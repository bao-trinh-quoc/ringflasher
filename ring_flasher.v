==> flow/design.v <==
`timescale 1ns / 1ps
module ring_flasher (
    input  wire       clk,            
    input  wire       rst_n,          
    input  wire       repeat_signal,  
    output reg [15:0] led             
);
    localparam [2:0] IDLE               = 3'b000;
    localparam [2:0] CLOCKWISE          = 3'b001;
    localparam [2:0] ANTICLOCKWISE      = 3'b010;
    localparam [2:0] TOGGLE_CLOCKWISE   = 3'b011;
    localparam [2:0] TOGGLE_ANTICLOCKWISE = 3'b100;
    localparam [2:0] CHECK              = 3'b101;
    reg [3:0] count;            
    reg [3:0] led_offset;       
    reg [2:0] state;            
    reg [2:0] cycle_count;      
    always @(posedge clk or negedge rst_n) begin
        if (!rst_n) begin
            led         <= 16'b0000_0000_0000_0000;
            led_offset  <= 4'b0000;
            count       <= 4'b0000;
            state       <= IDLE;
            cycle_count <= 3'b000;
        end
        else begin
            case (state)
                IDLE: begin
                    led <= 16'b0000_0000_0000_0000;
                    led_offset  <= 0;
                    count       <= 0;
                    cycle_count <= 0;
                    state       <= (repeat_signal) ? CLOCKWISE : IDLE;
                end
                CLOCKWISE: begin
                    if (count < 8) begin
                        led[led_offset] <= 1'b1;
                        led_offset      <= led_offset + 1;
                        count           <= count + 1;
                    end
                    else begin
                        count       <= 4;
                        led_offset  <= led_offset - 1;
                        state       <= ANTICLOCKWISE;
                    end
                end
                ANTICLOCKWISE: begin
                    if (count > 0) begin
                        led[led_offset] <= 1'b0;
                        led_offset      <= led_offset - 1;
                        count           <= count - 1;
                    end
                    else begin
                        led_offset <= led_offset + 1;
                        if (cycle_count < 2) begin
                            cycle_count <= cycle_count + 1;
                            count       <= 0;
                            state       <= CLOCKWISE;
                        end
                        else begin
                            cycle_count <= 0;
                            count       <= 0;
                            state       <= TOGGLE_CLOCKWISE;
                        end
                    end
                end
                TOGGLE_CLOCKWISE: begin
                    if (count < 8) begin
                        led[led_offset] <= ~led[led_offset];
                        led_offset      <= led_offset + 1;
                        count           <= count + 1;
                    end
                    else begin
                        count       <= 4;
                        led_offset  <= led_offset - 1;
                        state       <= TOGGLE_ANTICLOCKWISE;
                    end
                end
                TOGGLE_ANTICLOCKWISE: begin
                    if (count > 0) begin
                        led[led_offset] <= ~led[led_offset];
                        led_offset      <= led_offset - 1;
                        count           <= count - 1;
                    end
                    else begin
                        led_offset <= led_offset + 1;
                        state      <= CHECK;
                    end
                end
                CHECK: begin
                    state <= (led == 16'b0) ? IDLE : TOGGLE_CLOCKWISE;
                end
                default: begin
                    state <= IDLE;  
                end
            endcase
        end
    end
endmodule
# From RTL to reports: ring_flasher
# Tool output for the design above, in the order of the flow.
# Line numbers count from 1 in the design file above.
# Operators: Yosys type, input widths -> output width; for muxes data width and select width s.
design:
  top: "ring_flasher"
  clock_port: "clk"
  library: "sky130hd"
  corner: "tt_025C_1v80"

# Elaborated design
# Source: Yosys, flattened and elaborated, memories not mapped. Widths are those after wreduce. Registers that Yosys merges into a memory's read port (data or address) are not register bits. Print and check cells do not count. Equal cells are merged and count once.
op_classes:
  eq_ne: 13
  logic: 6
  muxes: 23
  cmp: 3
  n_shift: 4
  n_reduce_logical: 10
  add_sub_neg: 6
op_table:
  columns: ["cell", "count"]
  rows:
  - ["$pmux 16 s5", 1]
  - ["$mux 16", 4]
  - ["$or 16x16->16", 3]
  - ["$shift 1x5->16 const A", 2]
  - ["$mux 4", 5]
  - ["$pmux 3 s6", 1]
  - ["$mux 3", 6]
  - ["$shift 1x5->16", 1]
  - ["$and 16x16->16", 1]
  - ["$shiftx 16x4->1", 1]
  - ["$not 16->16", 1]
  - ["$logic_not 16->1", 1]
  - ["$ne 2x2->1 const B", 8]
  - ["$pmux 4 s4", 1]
  - ["$pmux 4 s3", 1]
  - ["$add 4x1->4 const B", 2]
  - ["$sub 4x1->4 const B", 2]
  - ["$eq 3x2->1 const B", 2]
  - ["$eq 3x3->1 const B", 2]
  - ["$pmux 3 s2", 1]
  - ["$neg 4->5", 1]
  - ["$reduce_and 5->1", 1]
  - ["$reduce_bool 5->1", 1]
  - ["$reduce_and 2->1", 2]
  - ["$reduce_or 2->1", 2]
  - ["$gt 4x1->1 const B", 1]
  - ["$lt 4x4->1 const B", 1]
  - ["$reduce_and 4->1", 1]
# Other operator kinds: 8; their cells: 9.
bits:
  register_bits: 30
  elab_cells: 70
  input_bits: 3
  output_inout_bits: 16

# Depth
# Yosys ltp: most cells in a row. Word level: on the elaborated netlist, between registers, memories and ports. Mapped: between sequential cells and ports; inverters and the memories' decode and read muxes count.
depth:
  depth_word: 7
  ABC_AREA: 0
  mapped_depth: 10
  ltp_nobuf: 7

# Netlist
# Yosys stat after the flow's synthesis: flattened, memories mapped to cells. It holds for the ABC_AREA given above (unset counts as 0); a run with the other value may have another netlist.
by_type:
  columns: ["cell", "count", "area_total_um2"]
  rows:
  - ["sky130_fd_sc_hd__dfrtp_1", 32, 800.768]
  - ["sky130_fd_sc_hd__o21ai_0", 43, 215.206]
  - ["sky130_fd_sc_hd__nand2_1", 34, 127.622]
  - ["sky130_fd_sc_hd__ha_1", 10, 125.12]
  - ["sky130_fd_sc_hd__a21oi_1", 20, 100.096]
  - ["sky130_fd_sc_hd__nor2_1", 18, 67.565]
  - ["sky130_fd_sc_hd__clkbuf_1", 17, 63.811]
  - ["sky130_fd_sc_hd__mux2_2", 5, 56.304]
  - ["sky130_fd_sc_hd__nand2b_1", 8, 50.048]
  - ["sky130_fd_sc_hd__mux4_2", 2, 45.043]
  - ["sky130_fd_sc_hd__o311ai_1", 5, 43.792]
  - ["sky130_fd_sc_hd__a31oi_1", 6, 37.536]
  - ["sky130_fd_sc_hd__inv_1", 10, 37.536]
  - ["sky130_fd_sc_hd__mux2_1", 3, 33.782]
  - ["sky130_fd_sc_hd__nand4bb_1", 3, 33.782]
  - ["sky130_fd_sc_hd__nor4_1", 5, 31.28]
  - ["sky130_fd_sc_hd__o32ai_4", 1, 27.526]
  - ["sky130_fd_sc_hd__a22o_1", 3, 26.275]
# Not listed: further types 36, cells in them 65.
mapped:
  buffers: 20
  flip_flops: 33
  mapped_area_mm2: 0.0024348
  stdcells: 290
  seq_area_mm2: 0.000827

# Worst setup path after synthesis
# Path of least setup slack by OpenSTA after synthesis, without wires, with an ideal clock, recovery checks aside; 20% of the period is set as input and as output delay. Where synthesis merged equal registers, the netlist keeps one of their names.
synth_timing:
  kind: "flip-flop to flip-flop"
  start: "register led_offset[1]"
  end: "register led[5]"
  n_path_buf: 2
  tclk_ns: 2.39
  delay_ns: 2.390
  t_first_pin_ns: 0.000
  t_required_ns: 2.255
  arrival_ns: 2.255
  setup_time_ns: 0.135
  path_stages: 10
  path_slack_ns: 0.000
  synth_period_reached_ns: 2.39
# "delay_ns" is the arrival time less input delay plus setup time.
# "path_stages" counts driving pins, that of a launching flip-flop among them; a cell with two outputs on the path counts twice.
# "synth_period_reached_ns" is the clock period less the worst setup slack; recovery checks do not enter. This is arithmetic on one report: input and output delays are still those of the set period (20% each).
# At most two assigning lines are given for a register; there are more.
synth_via:
  cell_sequence: "sky130_fd_sc_hd__dfrtp_1 sky130_fd_sc_hd__buf_6 sky130_fd_sc_hd__buf_6 sky130_fd_sc_hd__inv_1 sky130_fd_sc_hd__ha_1 sky130_fd_sc_hd__clkinv_1 sky130_fd_sc_hd__o41ai_1 sky130_fd_sc_hd__a21oi_1 sky130_fd_sc_hd__o21ai_0 sky130_fd_sc_hd__o311ai_1"
synth_rtl:
  columns: ["item", "line", "rtl"]
  rows:
  - ["from (decl)", 15, "reg [3:0] led_offset;"]
  - ["from (assign)", 38, "led_offset      <= led_offset + 1;"]
  - ["from (assign)", 43, "led_offset  <= led_offset - 1;"]
  - ["to (assign)", 69, "led[led_offset] <= ~led[led_offset];"]
  - ["to (assign)", 81, "led[led_offset] <= ~led[led_offset];"]
  - ["to (decl)", 6, "output reg [15:0] led"]
# No chain of elaborated cells between the ends is given.

# Worst path after layout
# Path of least setup slack in the final report of entry A (OpenROAD, finished layout, wires in). Where an end is a register, its clock arrival counts in the times.
layout_timing:
  kind: "flip-flop to flip-flop"
  start: "register led_offset[1]"
  end: "register led[14]"
  setup_time_ns: 0.11
  t_required_ns: 3.48
  tclk_ns: 3.29
  t_first_pin_ns: 0.30
  arrival_ns: 2.82
  path_stages: 6
  path_slack_ns: 0.65
  n_path_buf: 0
# At most two assigning lines are given for a register; there are more.
layout_via:
  cell_sequence: "sky130_fd_sc_hd__dfrtp_1 sky130_fd_sc_hd__mux2_2 sky130_fd_sc_hd__mux4_2 sky130_fd_sc_hd__o32ai_4 sky130_fd_sc_hd__nand2_1 sky130_fd_sc_hd__o311ai_1"
layout_rtl:
  columns: ["item", "line", "rtl"]
  rows:
  - ["from (decl)", 15, "reg [3:0] led_offset;"]
  - ["from (assign)", 38, "led_offset      <= led_offset + 1;"]
  - ["from (assign)", 43, "led_offset  <= led_offset - 1;"]
  - ["to (assign)", 69, "led[led_offset] <= ~led[led_offset];"]
  - ["to (assign)", 81, "led[led_offset] <= ~led[led_offset];"]
  - ["to (decl)", 6, "output reg [15:0] led"]
# No chain of elaborated cells between the ends is given.

Appendix: measured runs

Design ring_flasher on sky130hd. What follows are 2 stored runs of the flow, each under its own settings; their order means nothing. The constraints put input and output delay at 20% of the set period each and load the outputs with 0.01 pF.
By "timing.achieved_period_ns" is meant the clock period of the run minus its worst setup slack. This is arithmetic on one report: input and output delays are still those of the set period (20% each).
"worst_setup_path_time_ns" is the time allowed to the run's worst setup path (the clock period less input and output delay, where it has them) less its slack. Clock arrival times count: a late capture clock shortens it, a late launch clock lengthens it.
"power_uw" is the tool's figure for a default switching activity; nothing was simulated.

--- entry A ---
==> flow/run.sh <==
#!/bin/bash
# the make line also repeats the synthesis and layout settings of config.mk as NAME=value (left out here)
make -C /OpenROAD-flow-scripts/flow DESIGN_CONFIG=/design/flow/config.mk WORK_HOME=/design/flow/orfs CLKGATE_MAP_FILE= finish
==> flow/config.mk <==
export PLATFORM = sky130hd
export DESIGN_NAME = ring_flasher
export DESIGN_NICKNAME = ring_flasher
export VERILOG_FILES = /design/flow/design.v
export SDC_FILE = /design/flow/constraint.sdc
export NUM_CORES = 4
export LEC_CHECK = 0
export CAP_MARGIN = 20
export CORE_ASPECT_RATIO = 0.52
export CORE_MARGIN = 5
export CORE_UTILIZATION = 58
export CTS_CLUSTER_DIAMETER = 373
export CTS_CLUSTER_SIZE = 81
export MAX_ROUTING_LAYER = met5
export PLACE_DENSITY_LB_ADDON = 0.15
export SETUP_SLACK_MARGIN = 0.48
export SLEW_MARGIN = 20
==> flow/constraint.sdc <==
create_clock -name core_clock -period 3.29 [get_ports {clk}]
set_input_delay 0.6580 -clock core_clock [delete_from_list [all_inputs] [get_ports {clk}]]
set_output_delay 0.6580 -clock core_clock [all_outputs]
set_load 0.01 [all_outputs]

==> results, as YAML <==
results:
  die_area_mm2: 0.0056635
  worst_setup_path_time_ns: 2.64
  critical_path_kind: "flip-flop to flip-flop"
  power_uw: 2829
  worst_setup_slack_ns: 0.653
  stdcell_area_mm2: 0.0027602
  util_pct: 66.5
  timing.achieved_period_ns: 2.637
  tns_setup_ns: 0.000
  post_synth_area_mm2: 0.0024348

--- entry B ---
==> flow/run.sh <==
#!/bin/bash
# the make line also repeats the synthesis and layout settings of config.mk as NAME=value (left out here)
make -C /OpenROAD-flow-scripts/flow DESIGN_CONFIG=/design/flow/config.mk WORK_HOME=/design/flow/orfs CLKGATE_MAP_FILE= finish
==> flow/config.mk <==
export PLATFORM = sky130hd
export DESIGN_NAME = ring_flasher
export DESIGN_NICKNAME = ring_flasher
export VERILOG_FILES = /design/flow/design.v
export SDC_FILE = /design/flow/constraint.sdc
export NUM_CORES = 4
export LEC_CHECK = 0
export CAP_MARGIN = 30
export CORE_MARGIN = 2
export CORE_UTILIZATION = 25
export CTS_CLUSTER_SIZE = 100
export GPL_ROUTABILITY_DRIVEN = 0
export GPL_TIMING_DRIVEN = 1
export MAX_ROUTING_LAYER = met5
export PLACE_DENSITY_LB_ADDON = 0.21
export SLEW_MARGIN = 20
==> flow/constraint.sdc <==
create_clock -name core_clock -period 1.92 [get_ports {clk}]
set_input_delay 0.3840 -clock core_clock [delete_from_list [all_inputs] [get_ports {clk}]]
set_output_delay 0.3840 -clock core_clock [all_outputs]
set_load 0.01 [all_outputs]

==> results, as YAML <==
results:
  die_area_mm2: 0.0105452
  worst_setup_path_time_ns: 2.24
  critical_path_kind: "flip-flop to flip-flop"
  power_uw: 6372
  worst_setup_slack_ns: -0.320
  stdcell_area_mm2: 0.003631
  util_pct: 37.8
  timing.achieved_period_ns: 2.240
  tns_setup_ns: -3.539
  post_synth_area_mm2: 0.0024348
